==> flow/design.v <==
module axi4lite_slave #(
    parameter ADDR_WIDTH = 4,
    parameter DATA_WIDTH = 32
)(
    input                   ACLK,
    input                   ARESETn,
    input  [ADDR_WIDTH-1:0] AWADDR,
    input                   AWVALID,
    output                  AWREADY,
    input  [DATA_WIDTH-1:0] WDATA,
    input                   WVALID,
    output                  WREADY,
    output [1:0]            BRESP,
    output                  BVALID,
    input                   BREADY,
    input  [ADDR_WIDTH-1:0] ARADDR,
    input                   ARVALID,
    output                  ARREADY,
    output [DATA_WIDTH-1:0] RDATA,
    output [1:0]            RRESP,
    output                  RVALID,
    input                   RREADY
);
    localparam NUM_REGS = 4;
    reg [DATA_WIDTH-1:0] regs [0:NUM_REGS-1];
    reg [1:0] state;
    assign AWREADY = 1'b1;
    assign WREADY  = 1'b1;
    assign ARREADY = 1'b1;
    assign BRESP   = 2'b00;
    assign RRESP   = 2'b00;
    assign BVALID  = AWVALID & WVALID;
    assign RVALID  = ARVALID;
    wire [1:0] reg_sel_w = AWADDR[3:2];
    wire [1:0] reg_sel_r = ARADDR[3:2];
    always @(posedge ACLK) begin
        if (!ARESETn) begin
            regs[0] <= '0;
            regs[1] <= '0;
            regs[2] <= '0;
            regs[3] <= '0;
        end else if (AWVALID & WVALID) begin
            if (reg_sel_w < NUM_REGS)
                regs[reg_sel_w] <= WDATA;
        end
    end
    assign RDATA = (reg_sel_r < NUM_REGS) ? regs[reg_sel_r] : '0;
endmodule
[From RTL to reports: axi4lite_slave]
Tool output for the design above, in the order of the flow.
Line numbers count from 1 in the design file above.
Operators carry their Yosys type and port widths (W data, S select, Z words).
A cell with - has no value.
Set-up
  top module: axi4lite_slave
  clock: ACLK
  cell library: sky130hd
  library corner: tt_025C_1v80

[Word level]
Source: Yosys, flattened and elaborated, memories not mapped. Widths are those after wreduce; folded enables and synchronous resets count as part of the registers. Registers that Yosys merges into a memory's read port (data or address) are not register bits. Print and check cells do not count. Equal cells are merged and count once.
Yosys's memory passes give these memory sizes; they may raise the number of words (mostly to a power of two), join words into wider ones and drop unused or constant bits.
Cells by class
  magnitude comparators: 2
  multiplexer cells: 14
  bitwise gates (word level): 1
  reduce/logical cells: 1
Operators with widths (number)
  $mux W32: 5
  $reduce_or A32 Y1: 1
  $mux W2: 4
  $lt A2 B3 Y1 const B: 2
  $mux W1: 5
  $and A1 B1 Y1: 1
Storage and ports
  register bits: 0
  memory bits (writable): 128
  memory cells: 1
  input bits: 47
  output and inout port bits: 41
  cells after elaboration: 19
Memory list
  regs: words 4, bits a word 32, RTL line 25  | reg [DATA_WIDTH-1:0] regs [0:NUM_REGS-1];

[Logic depth]
Depth = most cells in a row (Yosys ltp): at word level without a register or memory, in the mapped netlist without a sequential cell, where the memories' decode and read muxes count.
Logic depth
  word-level depth: 6
  ABC_AREA: 1
  depth in mapped cells: 7
  gate-level depth less buffers: 5

[Synthesis result]
The flow's flattened synthesis, as Yosys stat reports it; memories are mapped. The netlist is that of the ABC_AREA named above (0 if unset); the other value can give another one.
The area totals of this step are shown rounded.
Synthesis totals
  cell count: 570
  cell area after synthesis: 0.00579 mm²
  area of sequential cells: 0.00384 mm²
  mapped flip-flops: 128
  buffer cells: 39
Cell types
  sky130_fd_sc_hd__edfxtp_1: number 128, total area 3.84E+03 µm²
  sky130_fd_sc_hd__nor2_1: number 160, total area 600.576 µm²
  sky130_fd_sc_hd__nand2_1: number 132, total area 495.475 µm²
  sky130_fd_sc_hd__o21ai_0: number 33, total area 165.158 µm²
  sky130_fd_sc_hd__o21ai_1: number 32, total area 160.154 µm²
  sky130_fd_sc_hd__buf_6: number 12, total area 135.13 µm²
  sky130_fd_sc_hd__inv_1: number 36, total area 135.13 µm²
  sky130_fd_sc_hd__buf_2: number 12, total area 60.058 µm²
  sky130_fd_sc_hd__buf_4: number 8, total area 60.058 µm²
  sky130_fd_sc_hd__nand3_4: number 3, total area 52.55 µm²
  sky130_fd_sc_hd__nor2_8: number 1, total area 20.019 µm²
  sky130_fd_sc_hd__clkbuf_1: number 4, total area 15.014 µm²
  sky130_fd_sc_hd__buf_1: number 3, total area 11.261 µm²
  sky130_fd_sc_hd__nand2_4: number 1, total area 11.261 µm²
  sky130_fd_sc_hd__conb_1: number 2, total area 7.507 µm²
  sky130_fd_sc_hd__inv_2: number 2, total area 7.507 µm²
  sky130_fd_sc_hd__inv_4: number 1, total area 6.256 µm²

[Path before layout]
Source: OpenSTA report_checks on the synthesized netlist (no wires, ideal clock, input and output delay 20% of the period each), path of least setup slack; recovery checks are left aside. Register names are those of the netlist, which keeps one name where synthesis merged equal registers.
Timing after synthesis
  kind: input-to-reg
  start point: input port AWVALID
  end point: memory regs[3][0]
  period: 3620 ps
  input delay: 724 ps
  library setup time: 466 ps
  time at the first pin: 724 ps
  arrival: 3094 ps
  data required time: 3154 ps
  path slack: 60 ps
  path delay: 2836 ps
  driving pins on the path: 2
  path buffers: 0
  synthesis period reached: 3560 ps
"path delay" is the arrival time less input delay plus setup time.
"driving pins on the path": output pins that drive a net of the path, with the launching flip-flop's if there is one; two outputs of one cell count as two.
"synthesis period reached" is the clock period less the worst setup slack; recovery checks do not enter. This is arithmetic on one report: input and output delays are still those of the set period (20% each).
The rows between start and end are the longest chain of elaborated cells between them; the timing report does not say that the signal goes this way. Where chains are equally long, one stands for them.
Each line given opens the expression or statement behind the cell; cells for indexed reads and writes are added by Yosys, which also makes memories of some case tables.
The path ends at the enable pin of a flip-flop; only ways to that pin are counted.
On the way, after synthesis
  path through: sky130_fd_sc_hd__nand2_4 > sky130_fd_sc_hd__o21ai_0
  length of the longest elaborated chain: 5
  elaborated cells on any way between the ends: 8
  those cells by class: mux (6); logic (1); reduce/logical (1)
Ends and longest elaborated chain, after synthesis
  start, declared: RTL line 8  | input                   AWVALID,
  $and A1 B1 Y1: RTL line 42  | end else if (AWVALID & WVALID) begin
  $mux W1: RTL line 42
  $mux W1: RTL line 37  | if (!ARESETn) begin
  $reduce_or A32 Y1
  $mux W2
  end, declared: RTL line 25  | reg [DATA_WIDTH-1:0] regs [0:NUM_REGS-1];

[Worst path after layout]
From the final timing report of stored run 1: the path of least setup slack in the routed layout; clock arrival at registers is part of the times.
The path's times are printed in steps of 10 ps; the period is the one set.
Timing after layout
  kind: input-to-output
  start point: input port ARADDR[3]
  end point: output port RDATA[15]
  period: 5440 ps
  input delay: 1090 ps
  output delay: 1090 ps
  time at the first pin: 1090 ps
  arrival: 3280 ps
  data required time: 4350 ps
  path slack: 1070 ps
  driving pins on the path: 5
  path buffers: 3
The rows between start and end are the longest chain of elaborated cells between them; the timing report does not say that the signal goes this way. Where chains are equally long, one stands for them.
On the way, after layout
  path through: sky130_fd_sc_hd__clkdlybuf4s50_1 > sky130_fd_sc_hd__clkbuf_1 > sky130_fd_sc_hd__o21ai_0 > sky130_fd_sc_hd__o21ai_1 > sky130_fd_sc_hd__clkdlybuf4s50_1
  length of the longest elaborated chain: 2
  elaborated cells on any way between the ends: 3
  RTL lines with such cells: 2
  those cells by class: compare (1); mux (1); memory (1)
Ends and longest elaborated chain, after layout
  start, declared: RTL line 16  | input  [ADDR_WIDTH-1:0] ARADDR,
  $lt A2 B3 Y1: RTL line 47  | assign RDATA = (reg_sel_r < NUM_REGS) ? regs[reg_sel_r] : '0;
  $mux W32: RTL line 47
  end, declared: RTL line 19  | output [DATA_WIDTH-1:0] RDATA,

--- measured runs ---
Module axi4lite_slave, platform sky130hd: 2 stored runs of the flow (Yosys, OpenROAD) with differing settings, in no particular order. Input and output delays are each 20% of the period that was set; the output load is 0.01 pF.
"achieved clock period": clock period set for the run, less the worst setup slack. It is reckoned from that one timing run; input and output delays stay at 20% of the period that was set.
"worst setup path time" means the part of the period allowed to the worst setup path (the constraints hold back 20% at inputs and 20% at outputs) less its slack; where the path has registers, the arrival times of their clocks count too.
"power" rests on the timing tool's default activity at the inputs, not on a simulated workload.
"worst setup path time" is known to 10 ps.
The results are shown rounded.

Stored run 1
==> flow/run.sh <==
#!/bin/bash
# the make line also repeats the synthesis and layout settings of config.mk as NAME=value (left out here)
make -C /OpenROAD-flow-scripts/flow DESIGN_CONFIG=/design/flow/config.mk WORK_HOME=/design/flow/orfs CLKGATE_MAP_FILE= finish
==> flow/config.mk <==
export PLATFORM = sky130hd
export DESIGN_NAME = axi4lite_slave
export DESIGN_NICKNAME = axi4lite_slave
export VERILOG_FILES = /design/flow/design.v
export SDC_FILE = /design/flow/constraint.sdc
export NUM_CORES = 4
export LEC_CHECK = 0
export ABC_AREA = 1
export CAP_MARGIN = 20
export CELL_PAD_IN_SITES_GLOBAL_PLACEMENT = 3
export CORE_MARGIN = 6
export CORE_UTILIZATION = 22
export CTS_CLUSTER_DIAMETER = 238
export CTS_CLUSTER_SIZE = 55
export GPL_TIMING_DRIVEN = 0
export MAX_ROUTING_LAYER = met5
export SETUP_SLACK_MARGIN = -0.26
export SLEW_MARGIN = 20
export TNS_END_PERCENT = 90
==> flow/constraint.sdc <==
create_clock -name core_clock -period 5.44 [get_ports {ACLK}]
set_input_delay 1.0880 -clock core_clock [delete_from_list [all_inputs] [get_ports {ACLK}]]
set_output_delay 1.0880 -clock core_clock [all_outputs]
set_load 0.01 [all_outputs]

==> results of stored run 1 <==
chip area after synthesis (Yosys): 0.00579 mm²
die area: 0.0303 mm²
standard-cell area of the final layout: 0.00769 mm²
utilization: 0.302
worst setup slack after layout: 1,070 ps
total negative slack: 0 ps
worst hold slack: 1,380 ps
power: 2.64 mW
achieved clock period: 4,365 ps
worst setup path time: 2,190 ps
worst setup path kind: input-to-output

Stored run 2
==> flow/run.sh <==
#!/bin/bash
# the make line also repeats the synthesis and layout settings of config.mk as NAME=value (left out here)
make -C /OpenROAD-flow-scripts/flow DESIGN_CONFIG=/design/flow/config.mk WORK_HOME=/design/flow/orfs CLKGATE_MAP_FILE= finish
==> flow/config.mk <==
export PLATFORM = sky130hd
export DESIGN_NAME = axi4lite_slave
export DESIGN_NICKNAME = axi4lite_slave
export VERILOG_FILES = /design/flow/design.v
export SDC_FILE = /design/flow/constraint.sdc
export NUM_CORES = 4
export LEC_CHECK = 0
export CAP_MARGIN = 20
export CORE_MARGIN = 2
export CORE_UTILIZATION = 37
export SLEW_MARGIN = 20
==> flow/constraint.sdc <==
create_clock -name core_clock -period 3.76 [get_ports {ACLK}]
set_input_delay 0.7520 -clock core_clock [delete_from_list [all_inputs] [get_ports {ACLK}]]
set_output_delay 0.7520 -clock core_clock [all_outputs]
set_load 0.01 [all_outputs]

==> results of stored run 2 <==
chip area after synthesis (Yosys): 0.00547 mm²
die area: 0.0158 mm²
standard-cell area of the final layout: 0.00697 mm²
utilization: 0.481
worst setup slack after layout: 653 ps
total negative slack: 0 ps
worst hold slack: 1,080 ps
power: 3.68 mW
achieved clock period: 3,107 ps
worst setup path time: 1,600 ps
worst setup path kind: input-to-output
--- end ---
